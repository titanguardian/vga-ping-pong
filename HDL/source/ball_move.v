==> flow/design.v <==
module 
    rectangle  
    (
        input [10:0] y,
        input [10:0] x,
        output [10:0] start_h,
        output [10:0] end_h,
        output [10:0] start_w,    
        output [10:0] end_w    
    );
	 parameter size_x=3,size_y=3, WIDTH=639, HEIGHT=479;
    assign start_h = y<size_y?0:y-size_y;
    assign end_h = (y + size_y>HEIGHT?HEIGHT:y + size_y);
    assign start_w = x<size_x?0:x-size_x;
    assign end_w = (x + size_x>WIDTH?WIDTH:x + size_x);
endmodule
module ball_move  (
		 input clk,
		 input rst,
		 input wire [12:0] size,
		 input wire [3:0] direction,
		 input move,
		 output wire [12:0] x_out,
		 output wire [12:0] y_out,
		 output wire [12:0] ms
	);
   parameter move_speed=6;
	reg [12:0] x;
	reg [12:0] y;
	assign ms = move_speed;
	assign x_out = x;
	assign y_out = y;
	always @(posedge clk) begin
		if (rst) begin
			x <= 320*4;
			y <= 240*4;
		end
		else
		if (move)
			case(direction)
			4'd0    : begin x<=((x+0*move_speed>=size)&&(x+0*move_speed<=13'd2560-size)?x+0*move_speed:13'd2560-size); y<=((y-4*move_speed>=size)&&(y-4*move_speed<=13'd1920-size)?y-4*move_speed:size); end
			4'd1    : begin x<=((x+1*move_speed>=size)&&(x+1*move_speed<=13'd2560-size)?x+1*move_speed:13'd2560-size); y<=((y-3*move_speed>=size)&&(y-3*move_speed<=13'd1920-size)?y-3*move_speed:size); end
			4'd2    : begin x<=((x+2*move_speed>=size)&&(x+2*move_speed<=13'd2560-size)?x+2*move_speed:13'd2560-size); y<=((y-2*move_speed>=size)&&(y-2*move_speed<=13'd1920-size)?y-2*move_speed:size); end
			4'd3    : begin x<=((x+3*move_speed>=size)&&(x+3*move_speed<=13'd2560-size)?x+3*move_speed:13'd2560-size); y<=((y-1*move_speed>=size)&&(y-1*move_speed<=13'd1920-size)?y-1*move_speed:size); end
			4'd4    : begin x<=((x+4*move_speed>=size)&&(x+4*move_speed<=13'd2560-size)?x+4*move_speed:13'd2560-size); y<=((y+0*move_speed>=size)&&(y+0*move_speed<=13'd1920-size)?y+0*move_speed:13'd1920-size); end
			4'd5    : begin x<=((x+3*move_speed>=size)&&(x+3*move_speed<=13'd2560-size)?x+3*move_speed:13'd2560-size); y<=((y+1*move_speed>=size)&&(y+1*move_speed<=13'd1920-size)?y+1*move_speed:13'd1920-size); end
			4'd6    : begin x<=((x+2*move_speed>=size)&&(x+2*move_speed<=13'd2560-size)?x+2*move_speed:13'd2560-size); y<=((y+2*move_speed>=size)&&(y+2*move_speed<=13'd1920-size)?y+2*move_speed:13'd1920-size); end
			4'd7    : begin x<=((x+1*move_speed>=size)&&(x+1*move_speed<=13'd2560-size)?x+1*move_speed:13'd2560-size); y<=((y+3*move_speed>=size)&&(y+3*move_speed<=13'd1920-size)?y+3*move_speed:13'd1920-size); end
			4'd8    : begin x<=((x+0*move_speed>=size)&&(x+0*move_speed<=13'd2560-size)?x+0*move_speed:13'd2560-size); y<=((y+4*move_speed>=size)&&(y+4*move_speed<=13'd1920-size)?y+4*move_speed:13'd1920-size); end
			4'd9    : begin x<=((x-1*move_speed>=size)&&(x-1*move_speed<=13'd2560-size)?x-1*move_speed:size); y<=((y+3*move_speed>=size)&&(y+3*move_speed<=13'd1920-size)?y+3*move_speed:13'd1920-size); end
			4'd10   : begin x<=((x-2*move_speed>=size)&&(x-2*move_speed<=13'd2560-size)?x-2*move_speed:size); y<=((y+2*move_speed>=size)&&(y+2*move_speed<=13'd1920-size)?y+2*move_speed:13'd1920-size); end
			4'd11   : begin x<=((x-3*move_speed>=size)&&(x-3*move_speed<=13'd2560-size)?x-3*move_speed:size); y<=((y+1*move_speed>=size)&&(y+1*move_speed<=13'd1920-size)?y+1*move_speed:13'd1920-size); end
			4'd12   : begin x<=((x-4*move_speed>=size)&&(x-4*move_speed<=13'd2560-size)?x-4*move_speed:size); y<=((y+0*move_speed>=size)&&(y+0*move_speed<=13'd1920-size)?y+0*move_speed:13'd1920-size); end
			4'd13   : begin x<=((x-3*move_speed>=size)&&(x-3*move_speed<=13'd2560-size)?x-3*move_speed:size); y<=((y-1*move_speed>=size)&&(y-1*move_speed<=13'd1920-size)?y-1*move_speed:size); end
			4'd14   : begin x<=((x-2*move_speed>=size)&&(x-2*move_speed<=13'd2560-size)?x-2*move_speed:size); y<=((y-2*move_speed>=size)&&(y-2*move_speed<=13'd1920-size)?y-2*move_speed:size); end
			4'd15   : begin x<=((x-1*move_speed>=size)&&(x-1*move_speed<=13'd2560-size)?x-1*move_speed:size); y<=((y-3*move_speed>=size)&&(y-3*move_speed<=13'd1920-size)?y-3*move_speed:size); end
			endcase
		else begin
			x <= x;
			y <= y;		
		end
	end
endmodule    
* From RTL to reports: ball_move
What the tools print for ball_move, step after step. Line numbers count from 1 in the design file above. Library cell names are shortened. Not given: --
Set-up: design top ball_move, clock clk, standard-cell library sky130hd, corner tt_025C_1v80

* Elaborated design
Counts by Yosys on the flattened word-level netlist (proc, flatten, opt, wreduce; memories kept). Register bits leave out memories and registers merged into their read ports (data or address). Print and check cells are left out. Cells with the same type and inputs are merged into one.
Operators by class: add/sub/neg operators 18, $lt $le $gt $ge 36, equality and inequality tests 17, muxes and demuxes 20, reduce/logical cells 35
Operators by type and width (count):
- 14-bit by 32-bit <= comparator with 1-bit output | 8
- 32-bit by 13-bit >= comparator with 1-bit output | 8
- 32-bit <= comparator | 8
- 13-bit two-way mux | 18
- 13-bit parallel mux with 9-bit select | 2
- 14-bit by 13-bit >= comparator with 1-bit output | 8
- 13-bit by 32-bit <= comparator with 1-bit output | 2
- 13-bit by 5-bit adder with 14-bit output with constant B | 4
- 13-bit by 5-bit subtractor with 14-bit output with constant B | 4
- 4-bit == test with constant B | 8
- 13-bit by 3-bit adder with 14-bit output with constant B | 2
- 13-bit by 3-bit subtractor with 14-bit output with constant B | 2
- 13-bit by 4-bit adder with 14-bit output with constant B | 2
- 13-bit by 4-bit subtractor with 14-bit output with constant B | 2
- 2-bit OR reduction | 14
- 13-bit >= comparator | 2
- 1-bit logical AND | 18
- 4-bit by 3-bit == test with 1-bit output with constant B | 4
- 11-bit by 13-bit subtractor with 14-bit output with constant A | 1
- 12-bit by 13-bit subtractor with 14-bit output with constant A | 1
- 4-bit by 2-bit == test with 1-bit output with constant B | 2
- 2-bit != test with constant B | 2
- 2-bit AND reduction | 2
- 4-bit by 1-bit == test with 1-bit output with constant B | 1
- 4-bit logical NOT | 1
Word-level totals: flip-flop bits (word level) 26, bits of input ports 20, output and inout port bits 39, word-level cells 128

* Longest topological paths
Depth = most cells in a row (Yosys ltp): at word level without a register or memory, in the mapped netlist without a sequential cell, where the memories' decode and read muxes count.
Logic depth: depth after elaboration 5, ABC_AREA 0, mapped depth 20, gate-level depth less buffers 18

* Synthesis result
The flow's flattened synthesis, as Yosys stat reports it; memories are mapped. The netlist is that of the ABC_AREA named above (0 if unset); the other value can give another one. Totals and module areas in this step are rounded.
Cells by type:
- ha_1 | count 412, area in all 5.15E+03 um^2
- a21oi_1 | count 162, area in all 810.778 um^2
- xnor2_1 | count 81, area in all 709.43 um^2
- nand2_1 | count 188, area in all 705.677 um^2
- nor2_1 | count 178, area in all 668.141 um^2
- xor2_1 | count 75, area in all 656.88 um^2
- dfxtp_1 | count 26, area in all 520.499 um^2
- o21ai_0 | count 99, area in all 495.475 um^2
- nand3_1 | count 71, area in all 355.341 um^2
- a21o_1 | count 46, area in all 345.331 um^2
- a211oi_1 | count 42, area in all 315.302 um^2
- inv_1 | count 78, area in all 292.781 um^2
- nand4_1 | count 39, area in all 243.984 um^2
- a221oi_1 | count 23, area in all 201.443 um^2
- nor3_1 | count 40, area in all 200.192 um^2
- o21a_1 | count 26, area in all 195.187 um^2
- a211o_1 | count 22, area in all 192.685 um^2
- nor2b_1 | count 30, area in all 187.68 um^2
Not listed: further types 76, cells in them 451.
Mapped netlist: cell count 2089, mapped area 16000 um^2, sequential area 520 um^2, mapped flip-flops 26, buffers 90

* Path before layout
OpenSTA on the mapped netlist: ideal clock, no wires. The path of least setup slack (recovery checks aside). Input and output delay are each 20% of the period. Register names are those of the netlist, which keeps one name where synthesis merged equal registers.
Timing path after synthesis: path kind in2reg, from input port size[5], to register x[8], clock period 5.78 ns, input delay 1.156 ns, setup time 0.124 ns, launch time at the first pin 1.156 ns, data arrival time 5.140 ns, data required time 5.656 ns, slack 0.515 ns, delay of the path 4.108 ns, stages 17, buffers on the path 2, period reached after synthesis 5.265 ns
"delay of the path" = arrival - input delay + setup time. "stages": output pins that drive a net of the path, with the launching flip-flop's if there is one; two outputs of one cell count as two. "period reached after synthesis" is the clock period less the worst setup slack; recovery checks do not enter. This is arithmetic on one report: input and output delays are still those of the set period (20% each). The rows between start and end are the longest chain of elaborated cells between them; the timing report does not say that the signal goes this way. Where chains are equally long, one stands for them. Each line given opens the expression or statement behind the cell; cells for indexed reads and writes are added by Yosys, which also makes memories of some case tables. At most two assigning lines are given for a register; there are more.
Between the ends, after synthesis: path through clkbuf_1 -> nor4_1 -> and2_1 -> buf_2 -> nand2_1 -> a21oi_1 -> xnor2_1 -> ha_1 -> a21o_1 -> a21o_1 -> a211o_1 -> a2111oi_0 -> o21ai_1 -> or2_2 -> o21ai_0 -> a211oi_1 -> a2111o_1, cells in the longest elaborated chain 5, elaborated cells between the ends (all ways) 40, classes of those cells 1 x add/sub; 18 x compare; 1 x eq/ne; 10 x mux; 10 x reduce/logical
Ends and longest elaborated chain, after synthesis:
- start: declaration | line 20 | input wire [12:0] size,
- 12-bit by 13-bit subtractor with 14-bit output | line 50 | 4'd9 : begin x<=((x-1*move_speed>=size)&&(x-1*move_speed<=13'd2560-size)?x-1*move_speed:size); y<=((y+3*move_s ...
- 32-bit <= comparator | line 50
- 1-bit logical AND | line 50
- 13-bit two-way mux | line 50
- 13-bit parallel mux with 9-bit select | line 40 | case(direction)
- end: assignment | line 41 | 4'd0 : begin x<=((x+0*move_speed>=size)&&(x+0*move_speed<=13'd2560-size)?x+0*move_speed:13'd2560-size); y<=((y ...
- end: assignment | line 42 | 4'd1 : begin x<=((x+1*move_speed>=size)&&(x+1*move_speed<=13'd2560-size)?x+1*move_speed:13'd2560-size); y<=((y ...
- end: declaration | line 28 | reg [12:0] x;

* Worst path after layout
Path of least setup slack in the final report of flow run 1 (OpenROAD, finished layout, wires in). Where an end is a register, its clock arrival counts in the times.
Timing path after layout: path kind in2reg, from input port size[0], to register x[9], clock period 6.56 ns, input delay 1.31 ns, setup time 0.12 ns, launch time at the first pin 1.31 ns, data arrival time 6.58 ns, data required time 6.70 ns, slack 0.12 ns, stages 20, buffers on the path 4
The rows between start and end are the longest chain of elaborated cells between them; the timing report does not say that the signal goes this way. Where chains are equally long, one stands for them. At most two assigning lines are given for a register; there are more.
Between the ends, after layout: path through clkdlybuf4s50_1 -> buf_4 -> nor4_1 -> and2_1 -> nand2_1 -> xnor2_1 -> inv_1 -> buf_4 -> ha_1 -> nand4_1 -> nor2_1 -> o21ai_0 -> a311o_1 -> o2111ai_1 -> inv_1 -> a222oi_1 -> nand2_1 -> a2111oi_1 -> buf_4 -> a311oi_1, cells in the longest elaborated chain 5, elaborated cells between the ends (all ways) 40, classes of those cells 1 x add/sub; 18 x compare; 1 x eq/ne; 10 x mux; 10 x reduce/logical
Ends and longest elaborated chain, after layout:
- start: declaration | line 20 | input wire [12:0] size,
- 12-bit by 13-bit subtractor with 14-bit output | line 50 | 4'd9 : begin x<=((x-1*move_speed>=size)&&(x-1*move_speed<=13'd2560-size)?x-1*move_speed:size); y<=((y+3*move_s ...
- 32-bit <= comparator | line 50
- 1-bit logical AND | line 50
- 13-bit two-way mux | line 50
- 13-bit parallel mux with 9-bit select | line 40 | case(direction)
- end: assignment | line 41 | 4'd0 : begin x<=((x+0*move_speed>=size)&&(x+0*move_speed<=13'd2560-size)?x+0*move_speed:13'd2560-size); y<=((y ...
- end: assignment | line 42 | 4'd1 : begin x<=((x+1*move_speed>=size)&&(x+1*move_speed<=13'd2560-size)?x+1*move_speed:13'd2560-size); y<=((y ...
- end: declaration | line 28 | reg [12:0] x;

Data sheet: physical implementation of ball_move

Stored flow runs of ball_move (2 of them; Yosys, OpenROAD, sky130hd). They differ in their settings and are not a sequence. Constraints: input delay and output delay 20% of the set period each, output load 0.01 pF.
"achieved clock period" is the run's clock period less its worst setup slack. It is reckoned from that one timing run; input and output delays stay at 20% of the period that was set.
"worst setup path time" is the time allowed to the run's worst setup path (the clock period less input and output delay, where it has them) less its slack. Clock arrival times count: a late capture clock shortens it, a late launch clock lengthens it.
"power" is the tool's figure for a default switching activity; nothing was simulated.
Measured values are rounded.
[flow run 1] settings: period_ns=6.56, CORE_UTILIZATION=52, PLACE_DENSITY=0.76, CORE_MARGIN=10, ABC_AREA=0, CTS_CLUSTER_SIZE=58, CAP_MARGIN=20, SLEW_MARGIN=20
[flow run 1] result: chip area after synthesis (Yosys) 16000 um^2, die area 37000 um^2, standard-cell area of the final layout 17000 um^2, utilization 58 %, worst setup slack after layout 0.12 ns, total negative slack 0.000 ns, worst hold slack 0.59 ns, power 4.9 mW, achieved clock period 6.440 ns, worst setup path time 5.13 ns, worst setup path kind in2reg
[flow run 2] settings: period_ns=5.88, CORE_UTILIZATION=25, PLACE_DENSITY_LB_ADDON=0.13, CORE_MARGIN=4, TNS_END_PERCENT=100, ABC_AREA=1, GPL_TIMING_DRIVEN=0, GPL_ROUTABILITY_DRIVEN=1, CTS_CLUSTER_SIZE=98, CTS_CLUSTER_DIAMETER=198, CAP_MARGIN=20, SLEW_MARGIN=20
[flow run 2] result: chip area after synthesis (Yosys) 18000 um^2, die area 76000 um^2, standard-cell area of the final layout 20000 um^2, utilization 29 %, worst setup slack after layout 0.14 ns, total negative slack 0.000 ns, worst hold slack 0.56 ns, power 3.7 mW, achieved clock period 5.738 ns, worst setup path time 4.56 ns, worst setup path kind in2reg

==> flow/design.v <==
module 
    rectangle  
    (
        input [10:0] y,
        input [10:0] x,
        output [10:0] start_h,
        output [10:0] end_h,
        output [10:0] start_w,    
        output [10:0] end_w    
    );
	 parameter size_x=3,size_y=3, WIDTH=639, HEIGHT=479;
    assign start_h = y<size_y?0:y-size_y;
    assign end_h = (y + size_y>HEIGHT?HEIGHT:y + size_y);
    assign start_w = x<size_x?0:x-size_x;
    assign end_w = (x + size_x>WIDTH?WIDTH:x + size_x);
endmodule
module ball_direction  (
		 input clk,
		 input rst,
		 input wire [12:0] size,
		 input wire [12:0] x,
		 input wire [12:0] y,
		 input wire [12:0] paddle_size,
		 input wire [12:0] paddle_width,
		 input wire [12:0] y_p1,
		 input wire [12:0] y_p2,
		 input wire [12:0] x_p1,
		 input wire [12:0] x_p2,
		 input wire [12:0] move_speed,
		 output wire [3:0] direction_out,
		 output reg goal_p1,
		 output reg goal_p2,
		 output wire [4:0] cool
	);
	reg [4:0] cnt;
	reg [4:0] cooldown;
	reg [4:0] cooldown_paddle;
	reg [3:0] direction;
	reg [3:0] r_direction;
	reg [3:0] p1_ref_direction;
	reg [3:0] p2_ref_direction;
	reg [2:0] p1_cluster_num;
	reg [2:0] p2_cluster_num;
	wire [12:0] diff_p1;
	wire [12:0] diff_p2;
	wire [12:0] paddle_step;
	wire [12:0] paddle_half;
	assign diff_p1 = y+paddle_size-y_p1;
	assign diff_p2 = y+paddle_size-y_p2;
	assign cool = cooldown_paddle;
	assign paddle_step = (2*paddle_size)/7;
	assign paddle_half = paddle_size;
	assign direction_out = direction;
    initial direction = 4;
    initial cnt = 0;
	always @(posedge clk) begin
		if (cnt==29) cnt<=0;
		else cnt <= cnt+4'd1;
		if (rst) begin
			goal_p1 <= 0;
			goal_p2 <= 0;
			direction <= (cnt==0||cnt==16)?4:(cnt==8||cnt==24?12:cnt);
			cooldown <= 4'd0;
			cooldown_paddle <= 4'd0;
		end
		else if ((y==(size)||y==(13'd1920-size))&&cooldown==4'd0) begin
			direction<=r_direction;
			cooldown <= 4'd15;
			if (cooldown_paddle!=0) cooldown_paddle <= cooldown_paddle - 1;
			if (cooldown_paddle==0) begin goal_p1<=0; goal_p2<=0; end
			end
		else if (x<=x_p1+paddle_width+2*size+move_speed&&cooldown_paddle==4'd0) begin
			if (direction==p1_ref_direction) goal_p1 <= 1;
			if (cooldown!=0) cooldown <= cooldown - 1;
			direction<=p1_ref_direction;
			cooldown_paddle <= 4'd15;
		end
		else if (x>=x_p2-paddle_width-size-move_speed&&cooldown_paddle==4'd0) begin
			if (direction==p2_ref_direction) goal_p2 <= 1;
			if (cooldown!=0) cooldown <= cooldown - 1;
			direction<=p2_ref_direction;
			cooldown_paddle <= 4'd15;
		end
		else begin
			direction<=direction;
			if (cooldown_paddle==0) begin goal_p1<=0; goal_p2<=0; end
 			if (cooldown!=0) cooldown <= cooldown - 1;
			if (cooldown_paddle!=0) cooldown_paddle <= cooldown_paddle - 1;
		end
	end
	always @* begin
		case(direction)
		4'd0    : begin r_direction = 4'd8; end
		4'd1    : begin r_direction = 4'd7; end
		4'd2    : begin r_direction = 4'd6; end
		4'd3    : begin r_direction = 4'd5; end
		4'd4    : begin r_direction = 4'd4; end
		4'd5    : begin r_direction = 4'd3; end
		4'd6    : begin r_direction = 4'd2; end
		4'd7    : begin r_direction = 4'd1; end
		4'd8    : begin r_direction = 4'd0; end
		4'd9    : begin r_direction = 4'd15; end
		4'd10   : begin r_direction = 4'd14; end
		4'd11   : begin r_direction = 4'd13; end
		4'd12   : begin r_direction = 4'd12; end
		4'd13   : begin r_direction = 4'd11; end
		4'd14   : begin r_direction = 4'd10; end
		4'd15   : begin r_direction = 4'd9; end
		endcase	
	end
	always @* begin
		p1_cluster_num = 3'd7;
		if (y >= y_p1-paddle_size) begin
			if (diff_p1 < paddle_step) 
				p1_cluster_num = 0;
			else if (diff_p1 < 2*paddle_step) 
				p1_cluster_num = 1;
			else if (diff_p1 < 3 * paddle_step) 
				p1_cluster_num = 2;
			else if (diff_p1 < 4 * paddle_step+4) 
				p1_cluster_num = 3;
			else if (diff_p1 < 5 * paddle_step + 4) 
				p1_cluster_num = 4;
			else if (diff_p1 < 6 * paddle_step + 4) 
				p1_cluster_num = 5;
			else if (diff_p1 < 7 * paddle_step + 4) 
				p1_cluster_num = 6;
		end
	end
	always @* begin
		p2_cluster_num = 3'd7;
		if (y >= y_p2-paddle_size) begin
			if (diff_p2 < paddle_step)
				p2_cluster_num = 0;
			else if (diff_p2 < 2*paddle_step)
				p2_cluster_num = 1;
			else if (diff_p2 < 3 * paddle_step)
				p2_cluster_num = 2;
			else if (diff_p2 < 4 * paddle_step+4)
				p2_cluster_num = 3;
			else if (diff_p2 < 5 * paddle_step + 4)
				p2_cluster_num = 4;
			else if (diff_p2 < 6 * paddle_step + 4)
				p2_cluster_num = 5;
			else if (diff_p2 < 7 * paddle_step + 4) 
				p2_cluster_num = 6;
		end
	end
	always @* begin
		p1_ref_direction = direction;
		case(p1_cluster_num)
		3'd0:
			case(direction)
			4'd9    : begin p1_ref_direction = 4'd4; end
			4'd10   : begin p1_ref_direction = 4'd3; end
			4'd11   : begin p1_ref_direction = 4'd2; end
			4'd12   : begin p1_ref_direction = 4'd1; end
			4'd13   : begin p1_ref_direction = 4'd1; end
			4'd14   : begin p1_ref_direction = 4'd1; end
			4'd15   : begin p1_ref_direction = 4'd1; end
			endcase	
		3'd1:
			case(direction)
			4'd9    : begin p1_ref_direction = 4'd5; end
			4'd10   : begin p1_ref_direction = 4'd4; end
			4'd11   : begin p1_ref_direction = 4'd3; end
			4'd12   : begin p1_ref_direction = 4'd2; end
			4'd13   : begin p1_ref_direction = 4'd1; end
			4'd14   : begin p1_ref_direction = 4'd1; end
			4'd15   : begin p1_ref_direction = 4'd1; end
			endcase	
		3'd2:
			case(direction)
			4'd9    : begin p1_ref_direction = 4'd6; end
			4'd10   : begin p1_ref_direction = 4'd5; end
			4'd11   : begin p1_ref_direction = 4'd4; end
			4'd12   : begin p1_ref_direction = 4'd3; end
			4'd13   : begin p1_ref_direction = 4'd2; end
			4'd14   : begin p1_ref_direction = 4'd1; end
			4'd15   : begin p1_ref_direction = 4'd1; end
			endcase	
		3'd3:
			case(direction)
			4'd9    : begin p1_ref_direction = 4'd7; end
			4'd10   : begin p1_ref_direction = 4'd6; end
			4'd11   : begin p1_ref_direction = 4'd5; end
			4'd12   : begin p1_ref_direction = 4'd4; end
			4'd13   : begin p1_ref_direction = 4'd3; end
			4'd14   : begin p1_ref_direction = 4'd2; end
			4'd15   : begin p1_ref_direction = 4'd1; end
			endcase	
		3'd4:
			case(direction)
			4'd9    : begin p1_ref_direction = 4'd7; end
			4'd10   : begin p1_ref_direction = 4'd7; end
			4'd11   : begin p1_ref_direction = 4'd6; end
			4'd12   : begin p1_ref_direction = 4'd5; end
			4'd13   : begin p1_ref_direction = 4'd4; end
			4'd14   : begin p1_ref_direction = 4'd3; end
			4'd15   : begin p1_ref_direction = 4'd2; end
			endcase	
		3'd5:
			case(direction)
			4'd9    : begin p1_ref_direction = 4'd7; end
			4'd10   : begin p1_ref_direction = 4'd7; end
			4'd11   : begin p1_ref_direction = 4'd7; end
			4'd12   : begin p1_ref_direction = 4'd6; end
			4'd13   : begin p1_ref_direction = 4'd5; end
			4'd14   : begin p1_ref_direction = 4'd4; end
			4'd15   : begin p1_ref_direction = 4'd3; end
			endcase	
		3'd6:
			case(direction)
			4'd9    : begin p1_ref_direction = 4'd7; end
			4'd10   : begin p1_ref_direction = 4'd7; end
			4'd11   : begin p1_ref_direction = 4'd7; end
			4'd12   : begin p1_ref_direction = 4'd7; end
			4'd13   : begin p1_ref_direction = 4'd6; end
			4'd14   : begin p1_ref_direction = 4'd5; end
			4'd15   : begin p1_ref_direction = 4'd4; end
			endcase	
		endcase
	end
	always @* begin
		p2_ref_direction = direction;
		case(p2_cluster_num)
		3'd0:
			case(direction)
			4'd1   : begin p2_ref_direction = 4'd15; end
			4'd2   : begin p2_ref_direction = 4'd15; end
			4'd3   : begin p2_ref_direction = 4'd15; end
			4'd4   : begin p2_ref_direction = 4'd15; end
			4'd5   : begin p2_ref_direction = 4'd14; end
			4'd6   : begin p2_ref_direction = 4'd13; end
			4'd7   : begin p2_ref_direction = 4'd12; end
			endcase	
		3'd1:
			case(direction)
			4'd1   : begin p2_ref_direction = 4'd15; end
			4'd2   : begin p2_ref_direction = 4'd15; end
			4'd3   : begin p2_ref_direction = 4'd15; end
			4'd4   : begin p2_ref_direction = 4'd14; end
			4'd5   : begin p2_ref_direction = 4'd13; end
			4'd6   : begin p2_ref_direction = 4'd12; end
			4'd7   : begin p2_ref_direction = 4'd11; end
			endcase	
		3'd2:
			case(direction)
			4'd1   : begin p2_ref_direction = 4'd15; end
			4'd2   : begin p2_ref_direction = 4'd15; end
			4'd3   : begin p2_ref_direction = 4'd14; end
			4'd4   : begin p2_ref_direction = 4'd13; end
			4'd5   : begin p2_ref_direction = 4'd12; end
			4'd6   : begin p2_ref_direction = 4'd11; end
			4'd7   : begin p2_ref_direction = 4'd10; end
			endcase	
		3'd3:
			case(direction)
			4'd1   : begin p2_ref_direction = 4'd15; end
			4'd2   : begin p2_ref_direction = 4'd14; end
			4'd3   : begin p2_ref_direction = 4'd13; end
			4'd4   : begin p2_ref_direction = 4'd12; end
			4'd5   : begin p2_ref_direction = 4'd11; end
			4'd6   : begin p2_ref_direction = 4'd10; end
			4'd7   : begin p2_ref_direction = 4'd9 ; end
			endcase	
		3'd4:
			case(direction)
			4'd1   : begin p2_ref_direction = 4'd14; end
			4'd2   : begin p2_ref_direction = 4'd13; end
			4'd3   : begin p2_ref_direction = 4'd12; end
			4'd4   : begin p2_ref_direction = 4'd11; end
			4'd5   : begin p2_ref_direction = 4'd10; end
			4'd6   : begin p2_ref_direction = 4'd9; end
			4'd7   : begin p2_ref_direction = 4'd9; end
			endcase	
		3'd5:
			case(direction)
			4'd1   : begin p2_ref_direction = 4'd13; end
			4'd2   : begin p2_ref_direction = 4'd12; end
			4'd3   : begin p2_ref_direction = 4'd11; end
			4'd4   : begin p2_ref_direction = 4'd10; end
			4'd5   : begin p2_ref_direction = 4'd9; end
			4'd6   : begin p2_ref_direction = 4'd9; end
			4'd7   : begin p2_ref_direction = 4'd9; end
			endcase
		3'd6:
			case(direction)
			4'd1   : begin p2_ref_direction = 4'd12; end
			4'd2   : begin p2_ref_direction = 4'd11; end
			4'd3   : begin p2_ref_direction = 4'd10; end
			4'd4   : begin p2_ref_direction = 4'd9; end
			4'd5   : begin p2_ref_direction = 4'd9; end
			4'd6   : begin p2_ref_direction = 4'd9; end
			4'd7   : begin p2_ref_direction = 4'd9; end
			endcase
		endcase
	end
endmodule    
Tool chain data of ball_direction
Tool output for the design above, in the order of the flow.
Lines are those of the file above, counted from 1.
Cell names lack the library's common part.
{"block": "design", "design": "ball_direction", "clk_port": "clk", "library": "sky130hd", "lib_corner": "tt_025C_1v80"}

Word level
Source: Yosys, flattened and elaborated, memories not mapped. Widths are those after wreduce. Registers that Yosys merges into a memory's read port (data or address) are not register bits. Print and check cells do not count.
Memory sizes are those after Yosys's memory passes, which may raise the word count (mostly to a power of two), join words into wider ones and drop unused or constant bits.
{"block": "classes", "n_div": 1, "eq_ne": 38, "add_sub_neg": 19, "n_mul": 4, "reduce_and_logical": 30, "compare": 18, "mux": 54}
{"block": "op_table", "cell": "less-than comparator 13 x 32 -> 1 bit", "count": 5}
{"block": "op_table", "cell": "case mux 4 bit (select 7 bit)", "count": 4}
{"block": "op_table", "cell": "divider 14 x 3 -> 32 bit with constant B", "count": 1}
{"block": "op_table", "cell": "multiplier 3 x 13 -> 16 bit with constant A", "count": 2}
{"block": "op_table", "cell": "case mux 4 bit (select 6 bit)", "count": 4}
{"block": "op_table", "cell": "subtractor 13 bit", "count": 7}
{"block": "op_table", "cell": "case mux 4 bit (select 5 bit)", "count": 4}
{"block": "op_table", "cell": "case mux 4 bit (select 4 bit)", "count": 4}
{"block": "op_table", "cell": "multiplier 2 x 13 -> 15 bit with constant A", "count": 2}
{"block": "op_table", "cell": "less-than comparator 13 x 17 -> 1 bit", "count": 3}
{"block": "op_table", "cell": "adder 16 x 3 -> 17 bit with constant B", "count": 3}
{"block": "op_table", "cell": ">= comparator 13 bit", "count": 3}
{"block": "op_table", "cell": "two-way mux 3 bit", "count": 10}
{"block": "op_table", "cell": "less-than comparator 13 x 14 -> 1 bit", "count": 2}
{"block": "op_table", "cell": "== test 4 bit with constant B", "count": 7}
{"block": "op_table", "cell": "two-way mux 4 bit", "count": 7}
{"block": "op_table", "cell": "less-than comparator 13 bit", "count": 2}
{"block": "op_table", "cell": "== test 13 bit", "count": 2}
{"block": "op_table", "cell": "two-way mux 5 bit", "count": 5}
{"block": "op_table", "cell": "== test 3 bit with constant B", "count": 6}
{"block": "op_table", "cell": "<= comparator 13 x 16 -> 1 bit", "count": 1}
{"block": "op_table", "cell": "less-than comparator 13 x 16 -> 1 bit", "count": 1}
{"block": "op_table", "cell": "adder 15 x 13 -> 16 bit", "count": 1}
{"block": "op_table", "cell": "adder 15 x 3 -> 16 bit with constant B", "count": 1}
{"block": "op_table", "cell": "== test 4 x 3 -> 1 bit with constant B", "count": 4}
{"block": "op_table", "cell": "OR reduction 4 bit", "count": 4}
{"block": "op_table", "cell": "less-than comparator 13 x 15 -> 1 bit", "count": 1}
{"block": "op_table", "cell": "adder 14 x 14 -> 15 bit", "count": 1}
Other operator kinds: 27; their cells: 67.
{"block": "word_totals", "rom_bits": 64, "elab_cells": 172, "regBits": 21, "out_inout_bits": 11, "mem_count": 1, "input_bits": 132}
{"block": "memory_table", "memory": "(name not given)", "words": 16, "word_bits": 4, "read_ports": 1, "wr": 0, "line_no": 92, "text": "case(direction)"}

Logic depth
Longest topological path by Yosys (ltp), each cell counted once; first at word level (registers and memories cut), then after technology mapping (sequential cells cut; the memories' decode and read muxes count).
{"block": "logic_depth", "word_depth": 19, "ABC_AREA": 0, "ltp_mapped": 49, "ltp_nobuf": 47}

After synthesis
Yosys stat after the flow's synthesis: flattened, memories mapped to cells. It holds for the ABC_AREA given above (unset counts as 0); a run with the other value may have another netlist.
The area totals of this step are shown rounded.
{"block": "synth_totals", "seq_area_um2": 460.4, "mapped_cells": 1947, "mapped_area_um2": 15340, "flip_flops": 21}
{"block": "by_type", "cell_type": "ha_1", "count": 375, "area_total_um2": 4692}
{"block": "by_type", "cell_type": "fa_1", "count": 68, "area_total_um2": 1.36E+03}
{"block": "by_type", "cell_type": "inv_1", "count": 218, "area_total_um2": 818.285}
{"block": "by_type", "cell_type": "a21oi_1", "count": 162, "area_total_um2": 810.778}
{"block": "by_type", "cell_type": "xnor2_1", "count": 86, "area_total_um2": 753.222}
{"block": "by_type", "cell_type": "a21o_1", "count": 81, "area_total_um2": 608.083}
{"block": "by_type", "cell_type": "o21ai_0", "count": 120, "area_total_um2": 600.576}
{"block": "by_type", "cell_type": "xor2_1", "count": 52, "area_total_um2": 455.437}
{"block": "by_type", "cell_type": "nor2_1", "count": 106, "area_total_um2": 397.882}
{"block": "by_type", "cell_type": "nand2b_1", "count": 55, "area_total_um2": 344.08}
{"block": "by_type", "cell_type": "dfxtp_1", "count": 17, "area_total_um2": 340.326}
{"block": "by_type", "cell_type": "nand3_1", "count": 60, "area_total_um2": 300.288}
{"block": "by_type", "cell_type": "nand2_1", "count": 77, "area_total_um2": 289.027}
{"block": "by_type", "cell_type": "nor2b_1", "count": 46, "area_total_um2": 287.776}
{"block": "by_type", "cell_type": "nand4_1", "count": 44, "area_total_um2": 275.264}
{"block": "by_type", "cell_type": "o21bai_1", "count": 26, "area_total_um2": 195.187}
{"block": "by_type", "cell_type": "o21a_1", "count": 24, "area_total_um2": 180.173}
{"block": "by_type", "cell_type": "nor3_1", "count": 30, "area_total_um2": 150.144}
Not listed: further types 86, cells in them 300.

Timing after synthesis
Source: OpenSTA report_checks on the synthesized netlist (no wires, ideal clock, input and output delay 20% of the period each), path of least setup slack; recovery checks are left aside. Register names are those of the netlist, which keeps one name where synthesis merged equal registers.
{"block": "synth_path", "path_type": "in2reg", "startpoint": "in paddle_size[11]", "endpoint": "reg (no name shown)", "driving_pins": 43, "arrival_ps": 11809, "slack_ps": 717, "launch_ps": 2520, "in_delay_ps": 2520, "delay_ps": 9364, "required_time_ps": 12525, "setup_ps": 75, "clock_period_ps": 12600, "synth_period_reached_ps": 11883}
"delay_ps" is the arrival time less input delay plus setup time.
"driving_pins": output pins that drive a net of the path, with the launching flip-flop's if there is one; two outputs of one cell count as two.
"synth_period_reached_ps" = period - worst setup slack (recovery checks aside). The figure is calculated, with input and output delays left at 20% of the set period.
Between the ends stands the longest chain of elaborated cells between them, by number of cells; it is not shown to be the way that was timed. Of several equally long chains one is given.
A line is the first line of the expression or statement that the cell stems from. Yosys adds cells for indexed reads and writes and turns some case tables into memories.
{"block": "synth_via", "cell_sequence": "buf_2 > nand2_1 > inv_1 > ha_1 > nor2b_4 > or3b_4 > and2_4 > o32a_1 > o32ai_2 > nand2_2 > inv_4 > xnor2_1 > or4b_4 > o211ai_2 > a211oi_1 > a221oi_2 > buf_2 > nor2_1 > [7 not listed] > nor2_1 > nor2_1 > o21bai_1 > a21oi_1 > nor2b_1 > o21a_1 > nor2_1 > nor2b_1 > o21a_1 > or2_2 > a211oi_1 > o31ai_1 > o32ai_1 > nand3_1 > o31ai_4 > nor2_2 > or4_1 > a31oi_1", "elab_chain_cells": 19, "cone_cells": 43}
{"block": "synth_lines", "element": "from (decl)", "line_no": 23, "text": "input wire [12:0] paddle_size,"}
{"block": "synth_lines", "element": "divider 14 x 3 -> 32 bit", "line_no": 51, "text": "assign paddle_step = (2*paddle_size)/7;"}
{"block": "synth_lines", "element": "multiplier 3 x 13 -> 16 bit", "line_no": 145, "text": "else if (diff_p2 < 7 * paddle_step + 4)"}
{"block": "synth_lines", "element": "adder 16 x 3 -> 17 bit", "line_no": 145}
{"block": "synth_lines", "element": "less-than comparator 13 x 17 -> 1 bit", "line_no": 145}
{"block": "synth_lines", "element": "two-way mux 1 bit", "line_no": 145}
{"block": "synth_lines", "element": "two-way mux 2 bit", "line_no": 143, "text": "else if (diff_p2 < 6 * paddle_step + 4)"}
{"block": "synth_lines", "element": "two-way mux 2 bit", "line_no": 141, "text": "else if (diff_p2 < 5 * paddle_step + 4)"}
{"block": "synth_lines", "element": "[5 not listed]"}
{"block": "synth_lines", "element": "== test 3 bit", "line_no": 226, "text": "case(p2_cluster_num)"}
{"block": "synth_lines", "element": "case mux 4 bit (select 7 bit)", "line_no": 226}
{"block": "synth_lines", "element": "== test 4 bit", "line_no": 79}
{"block": "synth_lines", "element": "two-way mux 1 bit", "line_no": 79}
{"block": "synth_lines", "element": "two-way mux 1 bit", "line_no": 78, "text": "else if (x>=x_p2-paddle_width-size-move_speed&&cooldown_paddle==4'd0) begin"}
{"block": "synth_lines", "element": "two-way mux 1 bit", "line_no": 72, "text": "else if (x<=x_p1+paddle_width+2*size+move_speed&&cooldown_paddle==4'd0) begin"}
{"block": "synth_lines", "element": "two-way mux 1 bit", "line_no": 66, "text": "else if ((y==(size)||y==(13'd1920-size))&&cooldown==4'd0) begin"}
{"block": "synth_lines", "element": "to (assign)", "line_no": 61}
{"block": "synth_lines", "element": "to (assign)", "line_no": 70}
{"block": "synth_lines", "element": "to (decl)", "line_no": 32}

--- runs ---
ball_direction: 2 stored runs of the Yosys and OpenROAD flow on sky130hd. The settings differ; the order carries no meaning. The constraints put input and output delay at 20% of the set period each and load the outputs with 0.01 pF.

{"run": "flow run A", "settings": { "period_ns": 10.8, "CORE_UTILIZATION": 40, "PLACE_DENSITY_LB_ADDON": 0.24, "CORE_ASPECT_RATIO": 0.59, "CELL_PAD_IN_SITES_GLOBAL_PLACEMENT": 3, "CELL_PAD_IN_SITES_DETAIL_PLACEMENT": 2, "TNS_END_PERCENT": 80, "CTS_CLUSTER_SIZE": 100, "CAP_MARGIN": 20, "CORE_MARGIN": 2, "SLEW_MARGIN": 20 }, "outcome": "incomplete, clock tree synthesis halted on DPL-0033"}
{"run": "flow run B", "settings": { "period_ns": 11.7, "CORE_UTILIZATION": 63, "PLACE_DENSITY": 0.36, "CELL_PAD_IN_SITES_GLOBAL_PLACEMENT": 3, "CELL_PAD_IN_SITES_DETAIL_PLACEMENT": 0, "GPL_TIMING_DRIVEN": 0, "CTS_CLUSTER_SIZE": 38, "CTS_CLUSTER_DIAMETER": 84, "CAP_MARGIN": 25, "MIN_ROUTING_LAYER": "met2", "MAX_ROUTING_LAYER": "met5", "CORE_MARGIN": 2, "SLEW_MARGIN": 20 }, "outcome": "incomplete, placement halted on GPL-0301"}
--- end ---
